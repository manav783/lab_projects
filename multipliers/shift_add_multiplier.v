==> flow/design.v <==
module shift_add_multiplier #(
    parameter N = 8
)(
    input  wire              clk,
    input  wire              rst,
    input  wire              start,
    input  wire [N-1:0]      multiplicand,
    input  wire [N-1:0]      multiplier,
    output reg  [2*N-1:0]    product,
    output reg               done
);
    reg [N-1:0] A;           
    reg [N-1:0] M;           
    reg [N-1:0] Q;           
    reg [$clog2(N):0] count;
    always @(posedge clk or posedge rst) begin
        if (rst) begin
            A     <= 0;
            M     <= 0;
            Q     <= 0;
            count <= 0;
            done  <= 0;
            product <= 0;
        end 
        else if (start) begin
            A     <= 0;
            M     <= multiplicand;
            Q     <= multiplier;
            count <= N;
            done  <= 0;
        end 
        else if (count > 0) begin
            if (Q[0] == 1'b1)
                A <= A + M;            
            M <= M << 1;               
            Q <= Q >> 1;               
            count <= count - 1;
        end 
        else begin
            product <= {A, Q};
            done <= 1;
        end
    end
endmodule
* Step by step through the tools: shift_add_multiplier *
Tool output for the design above, in the order of the flow.
Line numbers count from 1 in the design file above.
Operators: Yosys type, input widths -> output width; for muxes data width and select width s.
Not given: --

set-up
  top = shift_add_multiplier
  clock port = clk
  library = sky130hd
  corner = tt_025C_1v80

* After elaboration *
Source: Yosys, flattened and elaborated, memories not mapped. Widths are those after wreduce. Registers that Yosys merges into a memory's read port (data or address) are not register bits. Print and check cells do not count. Equal cells are merged and count once.

bit counts
  register bits = 45
  elaborated cells = 27
  output and inout port bits = 17
  input port bits = 19

cells by class
  order comparisons = 1
  eq/ne operators = 1
  add/subtract/negate cells = 2
  reduce/logical cells = 4
  muxes and demuxes = 11
  bitwise operators = 2

operators by type and width
  operator             number
  $mux 8               7
  $add 8x8->8          1
  $mux 4               2
  $reduce_and 2->1     2
  $reduce_bool 2->1    2
  $sub 4x1->4 const B  1
  $gt 4x1->1 const B   1
  $not 1->1            2
  $ne 2x2->1 const B   1
  $mux 1               2

* Depth *
Depth = most cells in a row (Yosys ltp): at word level without a register or memory, in the mapped netlist without a sequential cell, where the memories' decode and read muxes count.

depth
  depth after elaboration = 4
  ABC_AREA = 0
  gate-level depth with buffers = 9
  gate-level depth less buffers = 7

* Synthesis result *
The flow's flattened synthesis, as Yosys stat reports it; memories are mapped. The netlist is that of the ABC_AREA named above (0 if unset); the other value can give another one.
The area totals of this step are shown rounded.

cells by type
  cell type                  number  total area (µm²)
  sky130_fd_sc_hd__dfrtp_1   45      1126.08
  sky130_fd_sc_hd__mux2_1    16      180.173
  sky130_fd_sc_hd__mux2i_1   17      170.163
  sky130_fd_sc_hd__ha_1      8       100.096
  sky130_fd_sc_hd__nand2_1   24      90.086
  sky130_fd_sc_hd__o21ai_1   17      85.082
  sky130_fd_sc_hd__nor2_1    12      45.043
  sky130_fd_sc_hd__xnor2_1   3       26.275
  sky130_fd_sc_hd__nor3_1    5       25.024
  sky130_fd_sc_hd__a211oi_1  3       22.522
  sky130_fd_sc_hd__a21o_1    3       22.522
  sky130_fd_sc_hd__buf_4     3       22.522
  sky130_fd_sc_hd__a21oi_1   4       20.019
  sky130_fd_sc_hd__fa_1      1       20.019
  sky130_fd_sc_hd__clkbuf_1  5       18.768
  sky130_fd_sc_hd__inv_1     5       18.768
  sky130_fd_sc_hd__or3_1     3       18.768
  sky130_fd_sc_hd__o311ai_1  2       17.517

Other cell types: 16; their cells: 20.

mapped netlist
  cell count = 196
  mapped area = 0.0022 mm²
  buffers = 9
  flip-flops = 45
  area of sequential cells = 0.0011 mm²

* Timing after synthesis *
Path of least setup slack by OpenSTA after synthesis, without wires, with an ideal clock, recovery checks aside; 20% of the period is set as input and as output delay. Where synthesis merged equal registers, the netlist keeps one of their names.

path after synthesis
  path kind = reg-to-reg
  start = register count[0]
  end = register (name not given)
  stages on the path = 7
  data required time = 3.652 ns
  library setup time = 0.128 ns
  path delay = 1.939 ns
  setup slack = 1.841 ns
  buffers on the path = 1
  period = 3.78 ns
  data arrival time = 1.811 ns
  launch time at the first pin = 0.000 ns
  synthesis period reached = 1.939 ns

"path delay" is the arrival time less input delay plus setup time.
"stages on the path" counts driving pins, that of a launching flip-flop among them; a cell with two outputs on the path counts twice.
"synthesis period reached" = period - worst setup slack (recovery checks aside). The figure is calculated, with input and output delays left at 20% of the set period.
Between the ends stands the longest chain of elaborated cells between them, by number of cells; it is not shown to be the way that was timed. Of several equally long chains one is given.
Each line given opens the expression or statement behind the cell; cells for indexed reads and writes are added by Yosys, which also makes memories of some case tables.
At most two assigning lines are given for a register; there are more.

between the ends, after synthesis
  cell sequence = sky130_fd_sc_hd__dfrtp_1 -> sky130_fd_sc_hd__inv_1 -> sky130_fd_sc_hd__ha_1 -> sky130_fd_sc_hd__or3b_1 -> sky130_fd_sc_hd__nor2_2 -> sky130_fd_sc_hd__buf_4 -> sky130_fd_sc_hd__mux2_1
  length of the longest elaborated chain = 3
  elaborated cells on any way between the ends = 3
  RTL lines with such cells = 1
  those cells by class = compare: 1; logic: 1; reduce/logical: 1

ends and longest elaborated chain, after synthesis
  what              RTL line  RTL
  start, declared   15        reg [$clog2(N):0] count;
  start, assigned   21        count <= 0;
  start, assigned   37        count <= count - 1;
  $gt 4x1->1        32        else if (count > 0) begin
  $not 1->1         --
  $reduce_and 2->1  --
  end, assigned     23
  end, assigned     40
  end, declared     9

* Path in the finished layout *
Path of least setup slack in the final report of job 1 (OpenROAD, finished layout, wires in). Where an end is a register, its clock arrival counts in the times.

path post-layout
  path kind = reg-to-reg
  start = register A[6]
  end = register A[7]
  setup slack = -0.39 ns
  launch time at the first pin = 0.30 ns
  data arrival time = 2.18 ns
  period = 1.54 ns
  library setup time = 0.06 ns
  stages on the path = 6
  data required time = 1.78 ns
  buffers on the path = 0

Between the ends stands the longest chain of elaborated cells between them, by number of cells; it is not shown to be the way that was timed. Of several equally long chains one is given.
At most two assigning lines are given for a register; there are more.

between the ends, post-layout
  cell sequence = sky130_fd_sc_hd__dfrtp_1 -> sky130_fd_sc_hd__ha_1 -> sky130_fd_sc_hd__or4_4 -> sky130_fd_sc_hd__o221a_1 -> sky130_fd_sc_hd__or3_4 -> sky130_fd_sc_hd__a21oi_2
  length of the longest elaborated chain = 4
  elaborated cells on any way between the ends = 4
  RTL lines with such cells = 4
  those cells by class = add/sub: 1; mux: 3

ends and longest elaborated chain, post-layout
  what             RTL line  RTL
  start, declared  12        reg [N-1:0] A;
  start, assigned  18        A     <= 0;
  start, assigned  34        A <= A + M;
  $add 8x8->8      34
  $mux 8           33        if (Q[0] == 1'b1)
  $mux 8           32        else if (count > 0) begin
  $mux 8           25        else if (start) begin
  end, assigned    26        A     <= 0;
  end, assigned    34
  end, declared    12

Design shift_add_multiplier on sky130hd. What follows are 2 stored runs of the flow, each under its own settings; their order means nothing. The constraints put input and output delay at 20% of the set period each and load the outputs with 0.01 pF.
"critical path time": the worst setup path's part of the clock period (all of it between registers, 20% less for each end at a port) less its slack. A launch clock that arrives late makes it longer, a capture clock that arrives late makes it shorter.
"total design power" is the tool's figure for a default switching activity; nothing was simulated.
Measured values are rounded.
Settings: . = not set for that run.
Among the results, . means that no value is shown for the run.

item                                   job 1       job 2
period_ns                              1.54        1.82
CAP_MARGIN                             20          10
CORE_MARGIN                            2           2
CORE_UTILIZATION                       40          65
SLEW_MARGIN                            20          25
SETUP_SLACK_MARGIN                     .           0.27
HOLD_SLACK_MARGIN                      .           0.11
CELL_PAD_IN_SITES_GLOBAL_PLACEMENT     .           0
GPL_TIMING_DRIVEN                      .           0
CTS_CLUSTER_SIZE                       .           41
CTS_CLUSTER_DIAMETER                   .           288
MIN_ROUTING_LAYER                      .           met2
total design power (W)                 0.0053      .
critical path time (ns)                1.93        .
critical path type                     reg-to-reg  .
utilization (%)                        67          .
setup slack of the worst path (ns)     -0.39       .
area of the synthesized netlist (mm²)  0.0022      .
die outline area (mm²)                 0.0061      .

Job 2: unfinished; error DPL-0038 in routing

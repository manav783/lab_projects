==> flow/design.v <==
module controller (
    input clk, rst, start,
    input [3:0] n,
    output reg load, shift, res, n1, done
);
  parameter IDLE=3'd0, LOAD=3'd1, SHIFT=3'd2, RESTORE=3'd3, COUNT=3'd4, DONE=3'd5;
  reg [2:0] state, nstate;
  always @(posedge clk) begin
      if (!rst)
          state <= IDLE;
      else
          state <= nstate;
  end
  always @(*) begin
      load = 0;
      shift = 0;
      res = 0;
      done = 0;
      n1 = 0;
      nstate = state;
      case (state)
          IDLE    : begin
                      if (start) nstate = LOAD;
                    end
          LOAD    : begin
                      load = 1;
                      nstate = SHIFT;
                    end
          SHIFT   : begin
                      shift = 1;
                      nstate = RESTORE;
                    end
          RESTORE : begin
                      res = 1;
                      nstate = COUNT;
                    end
          COUNT   : begin
                      n1 = 1;
                      if (n == 4'd1)
                          nstate = DONE;
                      else
                          nstate = SHIFT;
                    end
          DONE    : begin
                      done = 1;
                      nstate = IDLE;
                    end
      endcase
  end
endmodule
module datapath (
    input clk, rst,
    input [7:0] Dividend, Divisor,
    input load, shift, res, n1,
    output [7:0] Quo, Rem,
    output reg [3:0] n
);
  reg [7:0] Q;
  reg [8:0] M, resA;
  reg signed [8:0] A;
  reg [16:0] temp;
  always @(posedge clk) begin
      if (!rst) begin
          A    <= 0;
          n    <= 4'd8;
          resA <= 0;
          Q    <= 0;
          M    <= 0;
          temp <= 0;
      end
      else begin
          if (load) begin
              M <= {1'b0, Divisor};
              A <= 9'd0;
              Q <= Dividend;
              n <= 4'd8;
          end
          if (shift) begin
              temp = {A, Q} << 1;
              resA <= temp[16:8];
              A <= temp[16:8] - M;
              Q <= temp[7:0];
          end
          if (res) begin
              if (A[8] == 0)
                  Q[0] <= 1'b1;
              else begin
                  Q[0] <= 1'b0;
                  A <= resA;
              end
          end
          if (n1)
              n <= n - 1'b1;
      end
  end
  assign Quo = Q;
  assign Rem = A[7:0];
endmodule
module top (
    input clk, rst, start,
    input [7:0] Dividend, Divisor,
    output [7:0] Quo, Rem,
    output done
);
  wire load, shift, res, n1;
  wire [3:0] n;
  controller c1 (
      .clk(clk),
      .rst(rst),
      .start(start),
      .n(n),
      .load(load),
      .shift(shift),
      .res(res),
      .n1(n1),
      .done(done)
  );
  datapath d1 (
      .clk(clk),
      .rst(rst),
      .Dividend(Dividend),
      .Divisor(Divisor),
      .load(load),
      .shift(shift),
      .res(res),
      .n1(n1),
      .Quo(Quo),
      .Rem(Rem),
      .n(n)
  );
endmodule
# ---- From RTL to reports: top
# What the tools print for top, step after step.
# Line numbers count from 1 in the design file above.
# Operators carry their Yosys type and port widths (W data, S select, Z words).
# Cell names lack the library's common part.
# A cell with - has no value.
dict set report inputs {
  top_module {top}
  clock {clk}
  library {sky130hd}
  lib_corner {tt_025C_1v80}
}

# ---- Word-level counts
# Yosys after proc, flatten, opt, wreduce and memory -nomap, before mapping. Memory bits, and registers merged into a memory's read port (data or address), are not among the register bits. Print and check cells are not counted. Equal cells are merged and count once.
dict set report op_classes {
  add_sub_neg 2
  n_eq 7
  muxes 20
  reduce_and_logical 6
}
# op count
set ops {}
lappend ops {{$mux W9} 4}
lappend ops {{$pmux W3 S6} 1}
lappend ops {{$mux W7} 2}
lappend ops {{$sub A9 B8 Y9} 1}
lappend ops {{$mux W1} 9}
lappend ops {{$mux W4} 2}
lappend ops {{$eq A3 B2 Y1 const B} 2}
lappend ops {{$eq A3 B3 Y1 const B} 2}
lappend ops {{$reduce_bool A6 Y1} 1}
lappend ops {{$mux W3} 2}
lappend ops {{$reduce_bool A2 Y1} 2}
lappend ops {{$sub A4 B1 Y4 const B} 1}
lappend ops {{$eq A4 B1 Y1 const B} 1}
lappend ops {{$eq A3 B1 Y1 const B} 1}
lappend ops {{$logic_not A3 Y1} 1}
lappend ops {{$reduce_bool A3 Y1} 1}
lappend ops {{$ne A2 B2 Y1 const B} 1}
lappend ops {{$reduce_and A2 Y1} 1}
dict set report bits {
  reg_bits 41
  in_bits 19
  out_inout_bits 17
}

# ---- Logic depth
# Yosys ltp: most cells in a row. Word level: on the elaborated netlist, between registers, memories and ports. Mapped: between sequential cells and ports; inverters and the memories' decode and read muxes count.
dict set report depth {
  word_depth 6
  abc_area 0
  ltp_mapped 9
  ltp_nobuf 9
}

# ---- Netlist
# Source: synth_stat.txt of the flow (Yosys; design flattened, memories mapped). It holds for the ABC_AREA given above (unset counts as 0); a run with the other value may have another netlist.
# cell_type count area_total_um2
set by_type {}
lappend by_type {dfxtp_1 44 880.845}
lappend by_type {mux2i_1 27 270.259}
lappend by_type {nor2b_1 24 150.144}
lappend by_type {ha_1 10 125.12}
lappend by_type {o21ai_0 19 95.091}
lappend by_type {nand2_1 22 82.579}
lappend by_type {and2_1 10 62.56}
lappend by_type {buf_4 8 60.058}
lappend by_type {inv_1 13 48.797}
lappend by_type {a21oi_1 8 40.038}
lappend by_type {clkbuf_1 10 37.536}
lappend by_type {nor2_1 10 37.536}
lappend by_type {a222oi_1 3 30.029}
lappend by_type {o21a_1 4 30.029}
lappend by_type {nor3_1 5 25.024}
lappend by_type {a21o_1 3 22.522}
lappend by_type {nor3b_1 3 22.522}
lappend by_type {buf_2 4 20.019}
# Other cell types: 20; their cells: 28.
dict set report synth_totals {
  stdcells 255
  yosys_area_um2 2259.7
  sequential_area_um2 880.8
  flip_flops 44
  n_buf 22
}
# The figures by module come from a second, unflattened synthesis with its own total; it is not the netlist above.
dict set report hier_totals {
  hier_cells 239
  hier_area_um2 2199.6
}
# Rows give one instance, submodules left out.
# module instances cells area_um2
set modules {}
lappend modules {datapath 1 223 2013.2}
lappend modules {controller 1 16 186.4}
lappend modules {top 1 0 0.0}

# ---- Worst setup path after synthesis
# Path of least setup slack by OpenSTA after synthesis, without wires, with an ideal clock, recovery checks aside; 20% of the period is set as input and as output delay. Where synthesis merged equal registers, the netlist keeps one of their names.
dict set report synth_path {
  kind {register -> register}
  startpoint {register d1.Q[7]}
  endpoint {register d1.A[8]}
  tclk_ns 4.08
  setup_ns 0.062
  t_first_pin_ns 0.000
  arrival_ns 1.864
  required_ns 4.018
  setup_slack_ns 2.153
  path_delay_ns 1.926
  path_stages 10
  period_less_setup_slack_ns 1.927
}
# "path_delay_ns" is the arrival time less input delay plus setup time.
# "path_stages": output pins that drive a net of the path, with the launching flip-flop's if there is one; two outputs of one cell count as two.
# "period_less_setup_slack_ns" is the clock period less the worst setup slack; recovery checks do not enter. This is arithmetic on one report: input and output delays are still those of the set period (20% each).
# The rows between start and end are the longest chain of elaborated cells between them; the timing report does not say that the signal goes this way. Where chains are equally long, one stands for them.
# A line is the first line of the expression or statement that the cell stems from. Yosys adds cells for indexed reads and writes and turns some case tables into memories.
# A register here has more assigning lines than the two given.
dict set report synth_between {
  cell_sequence {dfxtp_1 > inv_1 > ha_1 > inv_1 > fa_1 > a21o_1 > nand4_1 > a21oi_1 > or4_1 > nand3_1}
  elab_chain_cells 4
}
# element line_no
set synth_lines {}
lappend synth_lines {{from (decl)} 58} ;# reg [7:0] Q;
lappend synth_lines {{from (assign)} 75} ;# Q <= Dividend;
lappend synth_lines {{from (assign)} 82} ;# Q <= temp[7:0];
lappend synth_lines {{$sub A9 B8 Y9} 81} ;# A <= temp[16:8] - M;
lappend synth_lines {{$mux W9} 78} ;# if (shift) begin
lappend synth_lines {{$mux W9} 85} ;# if (A[8] == 0)
lappend synth_lines {{$mux W9} 84} ;# if (res) begin
lappend synth_lines {{to (assign)} 81}
lappend synth_lines {{to (assign)} 89} ;# A <= resA;
lappend synth_lines {{to (decl)} 60} ;# reg signed [8:0] A;

# ---- Path in the finished layout
# Path of least setup slack in the final report of run 1 (OpenROAD, finished layout, wires in). Where an end is a register, its clock arrival counts in the times.
dict set report layout_path {
  kind {register -> register}
  startpoint {register d1.Q[7]}
  endpoint {register d1.A[8]}
  tclk_ns 1.94
  setup_ns 0.05
  t_first_pin_ns 0.30
  arrival_ns 2.07
  required_ns 2.18
  setup_slack_ns 0.12
  path_stages 10
}
# The rows between start and end are the longest chain of elaborated cells between them; the timing report does not say that the signal goes this way. Where chains are equally long, one stands for them.
# A register here has more assigning lines than the two given.
dict set report layout_between {
  cell_sequence {dfxtp_4 > inv_2 > ha_4 > inv_2 > fa_2 > a21o_1 > nand4_1 > a21oi_2 > or4_1 > nand3_1}
  elab_chain_cells 4
}
# element line_no
set layout_lines {}
lappend layout_lines {{from (decl)} 58} ;# reg [7:0] Q;
lappend layout_lines {{from (assign)} 75} ;# Q <= Dividend;
lappend layout_lines {{from (assign)} 82} ;# Q <= temp[7:0];
lappend layout_lines {{$sub A9 B8 Y9} 81} ;# A <= temp[16:8] - M;
lappend layout_lines {{$mux W9} 78} ;# if (shift) begin
lappend layout_lines {{$mux W9} 85} ;# if (A[8] == 0)
lappend layout_lines {{$mux W9} 84} ;# if (res) begin
lappend layout_lines {{to (assign)} 81}
lappend layout_lines {{to (assign)} 89} ;# A <= resA;
lappend layout_lines {{to (decl)} 60} ;# reg signed [8:0] A;

# Below are 2 stored runs of the flow (Yosys, OpenROAD; platform sky130hd) on top, each with its settings and what was measured, unordered. Constraints: input delay and output delay 20% of the set period each, output load 0.01 pF.
# "clock_period_reached_ns" is the run's clock period less its worst setup slack. It is reckoned from that one timing run; input and output delays stay at 20% of the period that was set.
# By "timing.worst_path_ns" is meant the share of the clock period that the worst setup path is allowed (20% is reserved at inputs, 20% at outputs), minus its slack. Clock arrival times at its registers enter into it.
# "fin_power_mw" rests on the timing tool's default activity at the inputs, not on a simulated workload.
run="run 1" settings period_ns=1.94 CORE_UTILIZATION=24 SETUP_SLACK_MARGIN=0.14 PLACE_DENSITY_LB_ADDON=0.04 HOLD_SLACK_MARGIN=0.11 CELL_PAD_IN_SITES_GLOBAL_PLACEMENT=3 CELL_PAD_IN_SITES_DETAIL_PLACEMENT=0 TNS_END_PERCENT=15 CTS_CLUSTER_SIZE=71 CAP_MARGIN=40 CORE_MARGIN=2 SLEW_MARGIN=20
run="run 1" results yosys.chip_area_um2=2259.7 setup_tns_ns=0.000 utilization_pct=31.2 fin_power_mw=1.979 final_hold_ws_ns=0.459 timing.setup.ws_ns=0.117 final_stdcell_area_um2=2870.2 clock_period_reached_ns=1.823 design_die_area_um2=10207.1 timing.worst_path_ns=1.82 timing.worst_path_kind="register -> register"
run="run 2" settings period_ns=2.39 SETUP_SLACK_MARGIN=0.61 CAP_MARGIN=20 CORE_MARGIN=2 CORE_UTILIZATION=40 SLEW_MARGIN=20
run="run 2" results yosys.chip_area_um2=2259.7 setup_tns_ns=0.000 utilization_pct=50.9 fin_power_mw=1.582 final_hold_ws_ns=0.459 timing.setup.ws_ns=0.544 final_stdcell_area_um2=2785.2 clock_period_reached_ns=1.846 design_die_area_um2=6266.3 timing.worst_path_ns=1.85 timing.worst_path_kind="register -> register"
